==> flow/design.v <==
module ALU(A, B, ALUop, Result);
input [3:0] A, B;
input [1:0] ALUop;  
output reg [3:0] Result;
always @(*) begin 
    case (ALUop)
        2'b00: Result = A + B;
        2'b01: Result = A - B;
        2'b10: Result = A & B;
        2'b11: Result = A | B;
        default: Result = 4'b0000;
    endcase
end
endmodule
module CPU (clk, reset, pc_out, alu_result);
input clk;
input reset;
output [7:0] pc_out;
output [3:0] alu_result;
wire [1:0] alu_op;
wire [15:0] instruction;
reg [3:0] A, B;
reg [3:0] reg_result;
InstructionMemory IM (
    .addr(pc_out),
    .instruction(instruction)
);
ControlUnit CU (
    .opcode(instruction[15:12]),
    .reg_write(),
    .mem_read(),
    .mem_write(),
    .alu_op(alu_op)
);
ALU myALU (
    .A(A),
    .B(B),
    .ALUop(alu_op),
    .Result(alu_result)
);
ProgramCounter myPC (
    .clk(clk),
    .reset(reset),
    .pc_in(pc_out + 1),
    .pc_out(pc_out)
);
always @(posedge clk or posedge reset) begin
    if (reset) begin
        A <= 4'b0100;  
        B <= 4'b0001;
        reg_result <= 4'b0000;
    end else begin
        case (instruction[15:12])  
            4'b0001: begin  
                A <= A;
                B <= B;
                reg_result <= alu_result;
            end
            4'b0011: begin  
                A <= reg_result;
                B <= B;
                reg_result <= alu_result;
            end
            4'b0100: begin  
                A <= reg_result;
                B <= B;
                reg_result <= alu_result;
            end
            default: begin
                A <= A;
                B <= B;
                reg_result <= reg_result;
            end
        endcase
    end
end
endmodule
module ControlUnit(opcode, reg_write, mem_read, mem_write, alu_op);
input [3:0] opcode;
output reg reg_write;
output reg mem_read;
output reg mem_write;
output reg [1:0] alu_op;
always @(*) begin 
    case (opcode)
        4'b0001: begin  
            reg_write = 1;
            mem_read = 0;
            mem_write = 0;
            alu_op = 2'b00;
        end
        4'b0011: begin  
            reg_write = 1;
            mem_read = 0;
            mem_write = 0;
            alu_op = 2'b01;
        end
        4'b0100: begin  
            reg_write = 1;
            mem_read = 0;
            mem_write = 0;
            alu_op = 2'b10;
        end
        default: begin 
            reg_write = 0;
            mem_read = 0;
            mem_write = 0;
            alu_op = 2'b00;
        end 
    endcase
end 
endmodule
module InstructionMemory (addr, instruction);
input [7:0] addr;
output reg [15:0] instruction;
reg [15:0] memory [0:255];  
initial begin 
    memory[0] = 16'b0001_0000_0001_0010;  
    memory[1] = 16'b0011_0010_0010_0000;  
    memory[2] = 16'b0100_0010_0011_0000;  
end
always @(*) begin 
    instruction = memory[addr];
end
endmodule
module ProgramCounter (clk, reset, pc_in, pc_out);
input clk, reset;
input [7:0] pc_in;  
output reg [7:0] pc_out;  
always @(posedge clk or posedge reset) begin 
    if (reset)
        pc_out <= 8'b0;
    else 
        pc_out <= pc_in;
end
endmodule
# Tool chain data of CPU

The steps from the RTL of CPU to its reports follow in flow order.
Lines are those of the file above, counted from 1.
Operators: Yosys type, input widths -> output width; for muxes data width and select width s.
Cell names lack the library's common part.
The mark - stands for no value.

Top: CPU
Clock input: clk
Standard-cell library: sky130hd
Timing corner: tt_025C_1v80

# Word level

Yosys after proc, flatten, opt, wreduce and memory -nomap, before mapping. Memory bits, and registers merged into a memory's read port (data or address), are not among the register bits. Print and check cells are not counted. Equal cells are merged and count once.
Yosys's memory passes give these memory sizes; they may raise the number of words (mostly to a power of two), join words into wider ones and drop unused or constant bits.

ROM bits: 1792
Word-level cells: 18
Bits in registers: 16
Memories kept: 1
Output and inout bits: 12
Bits of input ports: 2

Memories:

| name      | words | bits a word | read ports | write ports | RTL line | RTL |
| IM.memory | 256   | 7           | 1          | 0           | 116      | `reg [15:0] memory [0:255];` |

Add/subtract/negate cells: 3
Reductions and logical operators: 3
Multiplexer cells: 2
Eq/ne operators: 6

Operator list:

| kind                | count |
| $pmux 4 s4          | 1 |
| $add 8x1->8 const B | 1 |
| $eq 2x2->1 const B  | 2 |
| $add 4x1->4 const B | 1 |
| $sub 4x1->4 const B | 1 |
| $eq 4x1->1 const B  | 1 |
| $eq 4x2->1 const B  | 1 |
| $eq 4x3->1 const B  | 1 |
| $pmux 2 s2          | 1 |
| $reduce_or 3->1     | 1 |
| $eq 2x1->1 const B  | 1 |
| $logic_not 2->1     | 1 |
| $reduce_or 2->1     | 1 |

# Logic depth

Yosys ltp: most cells in a row. Word level: on the elaborated netlist, between registers, memories and ports. Mapped: between sequential cells and ports; inverters and the memories' decode and read muxes count.

Depth after elaboration: 4
ABC_AREA: 1
Depth in mapped cells: 11
Gate-level depth less buffers: 11

# Synthesis result

Yosys stat after the flow's synthesis: flattened, memories mapped to cells. It holds for the ABC_AREA given above (unset counts as 0); a run with the other value may have another netlist.
Totals and module areas in this step are rounded.

Flip-flops: 16
Mapped area: 795 µm²
Cells in the netlist: 83
Buffers: 0

Cells by type:

| cell    | count | area in all (µm²) |
| dfrtp_1 | 15    | 375.36 |
| ha_1    | 5     | 62.56 |
| nand2_1 | 16    | 60.058 |
| inv_1   | 13    | 48.797 |
| xnor2_1 | 5     | 43.792 |
| xor2_1  | 4     | 35.034 |
| dfstp_2 | 1     | 26.275 |
| nand3_2 | 2     | 20.019 |
| o21ai_0 | 4     | 20.019 |
| nand3_1 | 3     | 15.014 |
| nor2_1  | 4     | 15.014 |
| o22ai_1 | 2     | 12.512 |
| mux2_2  | 1     | 11.261 |
| nor2_4  | 1     | 11.261 |
| a21oi_1 | 2     | 10.01 |
| nand2_2 | 1     | 6.256 |
| nand4_1 | 1     | 6.256 |
| nor2_2  | 1     | 6.256 |

Not listed: further types 2, cells in them 2.

# Path before layout

Source: OpenSTA report_checks on the synthesized netlist (no wires, ideal clock, input and output delay 20% of the period each), path of least setup slack; recovery checks are left aside. Register names are those of the netlist, which keeps one name where synthesis merged equal registers.

Kind: reg-to-output
Start: register myPC.pc_out[1]
End: output port alu_result[2]
Stages: 10
External output delay: 0.736 ns
Buffers on the path: 0
Setup slack: 1.207 ns
Delay of the path: 1.737 ns
Arrival: 1.737 ns
Clock period: 3.68 ns
Synthesis period reached: 2.473 ns

"delay of the path" is the arrival time less input delay plus setup time.
A path that ends at an output port has no setup time.
"stages": output pins that drive a net of the path, with the launching flip-flop's if there is one; two outputs of one cell count as two.
"synthesis period reached" = period - worst setup slack (recovery checks aside). The figure is calculated, with input and output delays left at 20% of the set period.
The rows between start and end are the longest chain of elaborated cells between them; the timing report does not say that the signal goes this way. Where chains are equally long, one stands for them.
Each line given opens the expression or statement behind the cell; cells for indexed reads and writes are added by Yosys, which also makes memories of some case tables.
The chain passes a memory read, where the word-level depth is cut; so it can be longer than that depth.

Cell sequence: dfrtp_1 -> inv_1 -> ha_1 -> nor2_2 -> nor2_4 -> ha_1 -> a21oi_1 -> xnor2_1 -> inv_1 -> nor2_1
Cells in the longest elaborated chain: 5

Ends and longest elaborated chain, post-synthesis:

| item            | RTL line | RTL |
| start, declared | 129      | `output reg [7:0] pc_out;` |
| start, assigned | 132      | `pc_out <= 8'b0;` |
| start, assigned | 134      | `pc_out <= pc_in;` |
| $mem_v2 256x7   | 116      | `reg [15:0] memory [0:255];` |
| $eq 4x3->1      | 85       | `case (opcode)` |
| $pmux 2 s2      | 85       |  |
| $eq 2x2->1      | 6        | `case (ALUop)` |
| $pmux 4 s4      | 6        |  |
| end, declared   | 19       | `output [3:0] alu_result;` |

# Timing after layout

Path of least setup slack in the final report of record 2 (OpenROAD, finished layout, wires in). Where an end is a register, its clock arrival counts in the times.

Kind: reg-to-output
Start: register myPC.pc_out[1]
End: output port alu_result[2]
External output delay: 0.32 ns
Buffers on the path: 1
Stages: 12
Clock period: 1.62 ns
Arrival: 1.70 ns
Setup slack: -0.41 ns

The rows between start and end are the longest chain of elaborated cells between them; the timing report does not say that the signal goes this way. Where chains are equally long, one stands for them.
The chain passes a memory read, where the word-level depth is cut; so it can be longer than that depth.

Cell sequence: dfrtp_2 -> inv_4 -> ha_4 -> nand2_2 -> inv_2 -> nor2_4 -> ha_4 -> a21oi_2 -> xnor2_1 -> inv_1 -> nor2_2 -> buf_2
Cells in the longest elaborated chain: 5

Ends and longest elaborated chain, after layout:

| item            | RTL line | RTL |
| start, declared | 129      | `output reg [7:0] pc_out;` |
| start, assigned | 132      | `pc_out <= 8'b0;` |
| start, assigned | 134      | `pc_out <= pc_in;` |
| $mem_v2 256x7   | 116      | `reg [15:0] memory [0:255];` |
| $eq 4x3->1      | 85       | `case (opcode)` |
| $pmux 2 s2      | 85       |  |
| $eq 2x2->1      | 6        | `case (ALUop)` |
| $pmux 4 s4      | 6        |  |
| end, declared   | 19       | `output [3:0] alu_result;` |

--- measured runs ---
Stored flow runs of CPU (2 of them; Yosys, OpenROAD, sky130hd). They differ in their settings and are not a sequence. Constraints: input delay and output delay 20% of the set period each, output load 0.01 pF.
"time of the worst setup path": the worst setup path's part of the clock period (all of it between registers, 20% less for each end at a port) less its slack. A launch clock that arrives late makes it longer, a capture clock that arrives late makes it shorter.
"power" rests on the timing tool's default activity at the inputs, not on a simulated workload.
Measured values are rounded.
A setting shown as -- is not set for that run.
Among the results, -- means that no value is shown for the run.

| item                               | record 1 | record 2      |
| period_ns                          | 2.16     | 1.62          |
| CORE_UTILIZATION                   | 53       | 20            |
| PLACE_DENSITY_LB_ADDON             | 0.27     | --            |
| CORE_ASPECT_RATIO                  | 0.57     | --            |
| TNS_END_PERCENT                    | 15       | --            |
| ABC_AREA                           | 1        | 1             |
| CTS_CLUSTER_SIZE                   | 57       | --            |
| CTS_CLUSTER_DIAMETER               | 235      | --            |
| CAP_MARGIN                         | 35       | 20            |
| SLEW_MARGIN                        | 25       | 25            |
| MIN_ROUTING_LAYER                  | met1     | met1          |
| MAX_ROUTING_LAYER                  | met5     | --            |
| CORE_MARGIN                        | 2        | 2             |
| SETUP_SLACK_MARGIN                 | --       | 0.37          |
| CELL_PAD_IN_SITES_GLOBAL_PLACEMENT | --       | 1             |
| CELL_PAD_IN_SITES_DETAIL_PLACEMENT | --       | 0             |
| GPL_TIMING_DRIVEN                  | --       | 0             |
| GPL_ROUTABILITY_DRIVEN             | --       | 1             |
| post-synthesis cell area (µm²)     | --       | 795           |
| die outline area (µm²)             | --       | 4490          |
| std-cell area (final layout) (µm²) | --       | 1330          |
| setup slack of the worst path (ns) | --       | -0.407        |
| total negative slack (ns)          | --       | -1.23         |
| power (W)                          | --       | 0.000759      |
| time of the worst setup path (ns)  | --       | 1.70          |
| type of the worst setup path       | --       | reg-to-output |

Record 1: no final report: floorplanning broke off with PDN-0185
--- end ---
